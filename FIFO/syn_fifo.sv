==> flow/design.v <==
module syn_fifo #(parameter DEP=4, parameter DWID=16)
  (
  input  wire           clk,
  input  wire           rst,
  input  wire           wr_i,
  input  wire           rd_i,
  input  wire[DWID-1:0] wdata,
  output wire[DWID-1:0] rdata,
  output wire           overflow_o,
  output wire           empty_o
);
  localparam PTR_WID=$clog2(DEP);
  typedef enum logic [1:0] {
    WR=2'b01, RD=2'b10, BOTH=2'b11
  } fifo_st;
  logic             rd_q;
  logic             wr_q;
  logic [DWID-1:0]  rdata_q;
  logic [PTR_WID:0] wrptr,wrptr_q;
  logic [PTR_WID:0]rdptr,rdptr_q;
  logic [DEP-1:0][DWID-1:0] fifo_mem;
  assign empty_o   =(wrptr==rdptr);
  assign overflow_o=(wrptr[PTR_WID]!=rdptr[PTR_WID]) && (wrptr[PTR_WID-1:0]==rdptr[PTR_WID-1:0]);
  assign rd_q      =rd_i && ~empty_o;         
  assign wr_q      =wr_i && ~overflow_o;      
  assign rdata     =rdata_q;
  always_ff @(posedge clk or negedge rst) begin
    if(!rst) begin
      wrptr<=0;
      rdptr<=0;
     end else begin
      wrptr<=wrptr_q;
      rdptr<=rdptr_q;
     end
  end
 always_comb begin
   wrptr_q=wrptr;
   rdptr_q=rdptr;
   rdata_q=fifo_mem[rdptr[PTR_WID-1:0]];
   case({rd_q, wr_q}) 
     WR  : wrptr_q=wrptr + {{PTR_WID{1'b0}}, 1'b1};    
     RD  : rdptr_q=rdptr + {{PTR_WID{1'b0}}, 1'b1};
     BOTH: begin 
           wrptr_q=wrptr + {{PTR_WID{1'b0}}, 1'b1}; 
           rdptr_q=rdptr + {{PTR_WID{1'b0}}, 1'b1};
           end
   endcase
 end
  always_ff @(posedge clk or negedge rst) begin
    if(!rst)
      fifo_mem<=0;         
    else if(wr_q)
      fifo_mem[wrptr[PTR_WID-1:0]]<=wdata;
  end
endmodule  
[Step by step through the tools: syn_fifo]
The steps from the RTL of syn_fifo to its reports follow in flow order.
Line numbers count from 1 in the design file above.
Operators: Yosys type, input widths -> output width; for muxes data width and select width s.
Not given: -
Inputs
  top: syn_fifo
  clock port: clk
  cell library: sky130hd
  library corner: tt_025C_1v80

[After elaboration]
Yosys after proc, flatten, opt, wreduce and memory -nomap, before mapping. Enables and synchronous resets that opt folds into registers are not counted as muxes. Memory bits, and registers merged into a memory's read port (data or address), are not among the register bits. Print and check cells are not counted. Equal cells are merged and count once.
Bit counts
  input bits: 20
  output and inout bits: 18
  cells after elaboration: 25
  flip-flop bits (word level): 70
Cells by class
  bitwise operators: 5
  add/sub/neg operators: 3
  equality and inequality tests: 6
  reductions and logical operators: 5
  shift operators: 3
Operators by type and width (number)
  $shift 16x33->64: 1
  $shift 16x33->64 const A: 1
  $and 64x64->64: 1
  $or 64x64->64: 1
  $shiftx 64x7->16: 1
  $not 64->64: 1
  $neg 6->33: 1
  $add 3x1->3 const B: 2
  $eq 2x2->1 const B: 2
  $reduce_or 2->1: 2
  $logic_and 1x1->1: 3
  $eq 3x3->1: 1
  $not 1->1: 2
  $eq 2x1->1 const B: 1
  $eq 2x2->1: 1
  $ne 1x1->1: 1

[Longest topological paths]
Yosys ltp: most cells in a row. Word level: on the elaborated netlist, between registers, memories and ports. Mapped: between sequential cells and ports; inverters and the memories' decode and read muxes count.
Depth
  depth after elaboration: 6
  ABC_AREA: 0
  mapped depth: 8
  gate-level depth less buffers: 5

[Synthesis result]
Source: synth_stat.txt of the flow (Yosys; design flattened, memories mapped). It holds for the ABC_AREA given above (unset counts as 0); a run with the other value may have another netlist.
Cells by type (number)
  sky130_fd_sc_hd__dfrtp_1: 70
  sky130_fd_sc_hd__a22o_1: 48
  sky130_fd_sc_hd__mux4_2: 16
  sky130_fd_sc_hd__o2bb2ai_1: 16
  sky130_fd_sc_hd__o311ai_4: 3
  sky130_fd_sc_hd__ha_1: 6
  sky130_fd_sc_hd__nand3_1: 15
  sky130_fd_sc_hd__buf_6: 4
  sky130_fd_sc_hd__xnor2_1: 5
  sky130_fd_sc_hd__buf_4: 5
  sky130_fd_sc_hd__buf_2: 6
  sky130_fd_sc_hd__xor2_4: 1
  sky130_fd_sc_hd__a311oi_4: 1
  sky130_fd_sc_hd__mux2_2: 2
  sky130_fd_sc_hd__o31ai_4: 1
  sky130_fd_sc_hd__a311oi_1: 2
  sky130_fd_sc_hd__o311ai_0: 2
  sky130_fd_sc_hd__xnor2_2: 1
Other cell types: 19; their cells: 24.
Synthesis totals
  cells in the netlist: 228
  sequential part of the area: 1751.7 µm²
  flip-flop cells: 70
  mapped area: 3379.5 µm²
  buffers: 18

[Worst setup path after synthesis]
Source: OpenSTA report_checks on the synthesized netlist (no wires, ideal clock, input and output delay 20% of the period each), path of least setup slack; recovery checks are left aside. Register names are those of the netlist, which keeps one name where synthesis merged equal registers.
Path post-synthesis
  path kind: register to register
  start: reg wrptr[0]
  end: reg fifo_mem
  period: 2.53 ns
  slack: 0.318 ns
  delay of the path: 2.211 ns
  library setup time: 0.065 ns
  data required time: 2.465 ns
  path buffers: 2
  driving pins on the path: 8
  arrival: 2.146 ns
  synthesis period reached: 2.212 ns
"delay of the path" is the arrival time less input delay plus setup time.
"driving pins on the path" counts driving pins, that of a launching flip-flop among them; a cell with two outputs on the path counts twice.
"synthesis period reached" is the clock period less the worst setup slack; recovery checks do not enter. This is arithmetic on one report: input and output delays are still those of the set period (20% each).
An end named without its bit number is one bit of that signal or, where synthesis recoded a state register, one of its new flip-flops.
Between the ends stands the longest chain of elaborated cells between them, by number of cells; it is not shown to be the way that was timed. Of several equally long chains one is given.
A line is the first line of the expression or statement that the cell stems from. Yosys adds cells for indexed reads and writes and turns some case tables into memories.
Between the ends, post-synthesis
  cells stage by stage: sky130_fd_sc_hd__dfrtp_1 sky130_fd_sc_hd__buf_2 sky130_fd_sc_hd__inv_1 sky130_fd_sc_hd__ha_1 sky130_fd_sc_hd__or3b_1 sky130_fd_sc_hd__a311oi_4 sky130_fd_sc_hd__buf_6 sky130_fd_sc_hd__a22o_1
  length of the longest elaborated chain: 5
  elaborated cells on any way between the ends: 10
  source lines of those cells: 3
  classes of those cells: add/sub: 1; eq/ne: 1; shift: 2; logic: 4; reduce/logical: 2
RTL lines, path post-synthesis
  from (decl): line 19  | logic [PTR_WID:0] wrptr,wrptr_q;
  from (assign): line 29  | wrptr<=0;
  from (assign): line 32  | wrptr<=wrptr_q;
  $neg 6->33: line 53  | fifo_mem[wrptr[PTR_WID-1:0]]<=wdata;
  $shift 16x33->64: line 53
  $not 64->64: line 53
  $and 64x64->64: line 53
  $or 64x64->64: line 53
  to (assign): line 51  | fifo_mem<=0;
  to (assign): line 53
  to (decl): line 21  | logic [DEP-1:0][DWID-1:0] fifo_mem;

[Timing after layout]
Path of least setup slack in the final report of run A (OpenROAD, finished layout, wires in). Where an end is a register, its clock arrival counts in the times.
Path after layout
  path kind: register to output
  start: reg rdptr[0]
  end: out rdata[0]
  period: 1.92 ns
  driving pins on the path: 5
  external output delay: 0.38 ns
  slack: -0.09 ns
  arrival: 1.63 ns
  path buffers: 3
  data required time: 1.54 ns
Between the ends stands the longest chain of elaborated cells between them, by number of cells; it is not shown to be the way that was timed. Of several equally long chains one is given.
Between the ends, after layout
  cells stage by stage: sky130_fd_sc_hd__dfrtp_2 sky130_fd_sc_hd__buf_6 sky130_fd_sc_hd__buf_12 sky130_fd_sc_hd__mux4_2 sky130_fd_sc_hd__buf_6
  length of the longest elaborated chain: 1
  elaborated cells on any way between the ends: 1
  source lines of those cells: 1
  classes of those cells: shift: 1
RTL lines, path after layout
  from (decl): line 20  | logic [PTR_WID:0]rdptr,rdptr_q;
  from (assign): line 30  | rdptr<=0;
  from (assign): line 33  | rdptr<=rdptr_q;
  $shiftx 64x7->16: line 39  | rdata_q=fifo_mem[rdptr[PTR_WID-1:0]];
  to (decl): line 8  | output wire[DWID-1:0] rdata,

Record of 2 stored runs of the RTL-to-layout flow on syn_fifo, platform sky130hd. The runs are unordered. Constraints: input delay and output delay 20% of the set period each, output load 0.01 pF.
"achieved clock period (ns)" means the clock period less the worst setup slack. The figure is calculated, with input and output delays left at 20% of the set period.
By "worst setup path time (ns)" is meant the share of the clock period that the worst setup path is allowed (20% is reserved at inputs, 20% at outputs), minus its slack. Clock arrival times at its registers enter into it.
By "finish__power__total" is meant OpenSTA's value without simulated activity: inputs other than the clock are taken to toggle once in ten clock periods, and the tool carries that through the logic.

Flow files of run A
==> flow/run.sh <==
#!/bin/bash
# the make line also repeats the synthesis and layout settings of config.mk as NAME=value (left out here)
make -C /OpenROAD-flow-scripts/flow DESIGN_CONFIG=/design/flow/config.mk WORK_HOME=/design/flow/orfs CLKGATE_MAP_FILE= finish
==> flow/config.mk <==
export PLATFORM = sky130hd
export DESIGN_NAME = syn_fifo
export DESIGN_NICKNAME = syn_fifo
export VERILOG_FILES = /design/flow/design.v
export SDC_FILE = /design/flow/constraint.sdc
export NUM_CORES = 4
export LEC_CHECK = 0
export CAP_MARGIN = 20
export CORE_MARGIN = 2
export CORE_UTILIZATION = 40
export SLEW_MARGIN = 20
==> flow/constraint.sdc <==
create_clock -name core_clock -period 1.92 [get_ports {clk}]
set_input_delay 0.3840 -clock core_clock [delete_from_list [all_inputs] [get_ports {clk}]]
set_output_delay 0.3840 -clock core_clock [all_outputs]
set_load 0.01 [all_outputs]

report of run A
yosys chip area after synthesis (um^2): 3379.5
finish__design__die__area: 9199.7
finish__design__instance__area__stdcell: 4569.4
finish__design__instance__utilization: 0.5561
finish__timing__setup__ws: -0.094
finish__timing__setup__tns: -1.342
finish__timing__hold__ws: 0.042
finish__power__total: 8.942e-03
achieved clock period (ns): 2.014
worst setup path time (ns): 1.63
worst setup path kind: register to output

Flow files of run B
==> flow/run.sh <==
#!/bin/bash
# the make line also repeats the synthesis and layout settings of config.mk as NAME=value (left out here)
make -C /OpenROAD-flow-scripts/flow DESIGN_CONFIG=/design/flow/config.mk WORK_HOME=/design/flow/orfs CLKGATE_MAP_FILE= finish
==> flow/config.mk <==
export PLATFORM = sky130hd
export DESIGN_NAME = syn_fifo
export DESIGN_NICKNAME = syn_fifo
export VERILOG_FILES = /design/flow/design.v
export SDC_FILE = /design/flow/constraint.sdc
export NUM_CORES = 4
export LEC_CHECK = 0
export CAP_MARGIN = 20
export CORE_ASPECT_RATIO = 1.35
export CORE_MARGIN = 2
export CORE_UTILIZATION = 59
export CTS_CLUSTER_DIAMETER = 314
export CTS_CLUSTER_SIZE = 49
export GPL_ROUTABILITY_DRIVEN = 1
export MIN_ROUTING_LAYER = met1
export PLACE_DENSITY_LB_ADDON = 0.11
export SLEW_MARGIN = 20
export TNS_END_PERCENT = 30
==> flow/constraint.sdc <==
create_clock -name core_clock -period 2.03 [get_ports {clk}]
set_input_delay 0.4060 -clock core_clock [delete_from_list [all_inputs] [get_ports {clk}]]
set_output_delay 0.4060 -clock core_clock [all_outputs]
set_load 0.01 [all_outputs]

report of run B
yosys chip area after synthesis (um^2): 3379.5
finish__design__die__area: 6355.9
finish__design__instance__area__stdcell: 4351.7
finish__design__instance__utilization: 0.7763
finish__timing__setup__ws: -0.039
finish__timing__setup__tns: -0.101
finish__timing__hold__ws: 0.047
finish__power__total: 8.143e-03
achieved clock period (ns): 2.069
worst setup path time (ns): 1.66
worst setup path kind: register to output
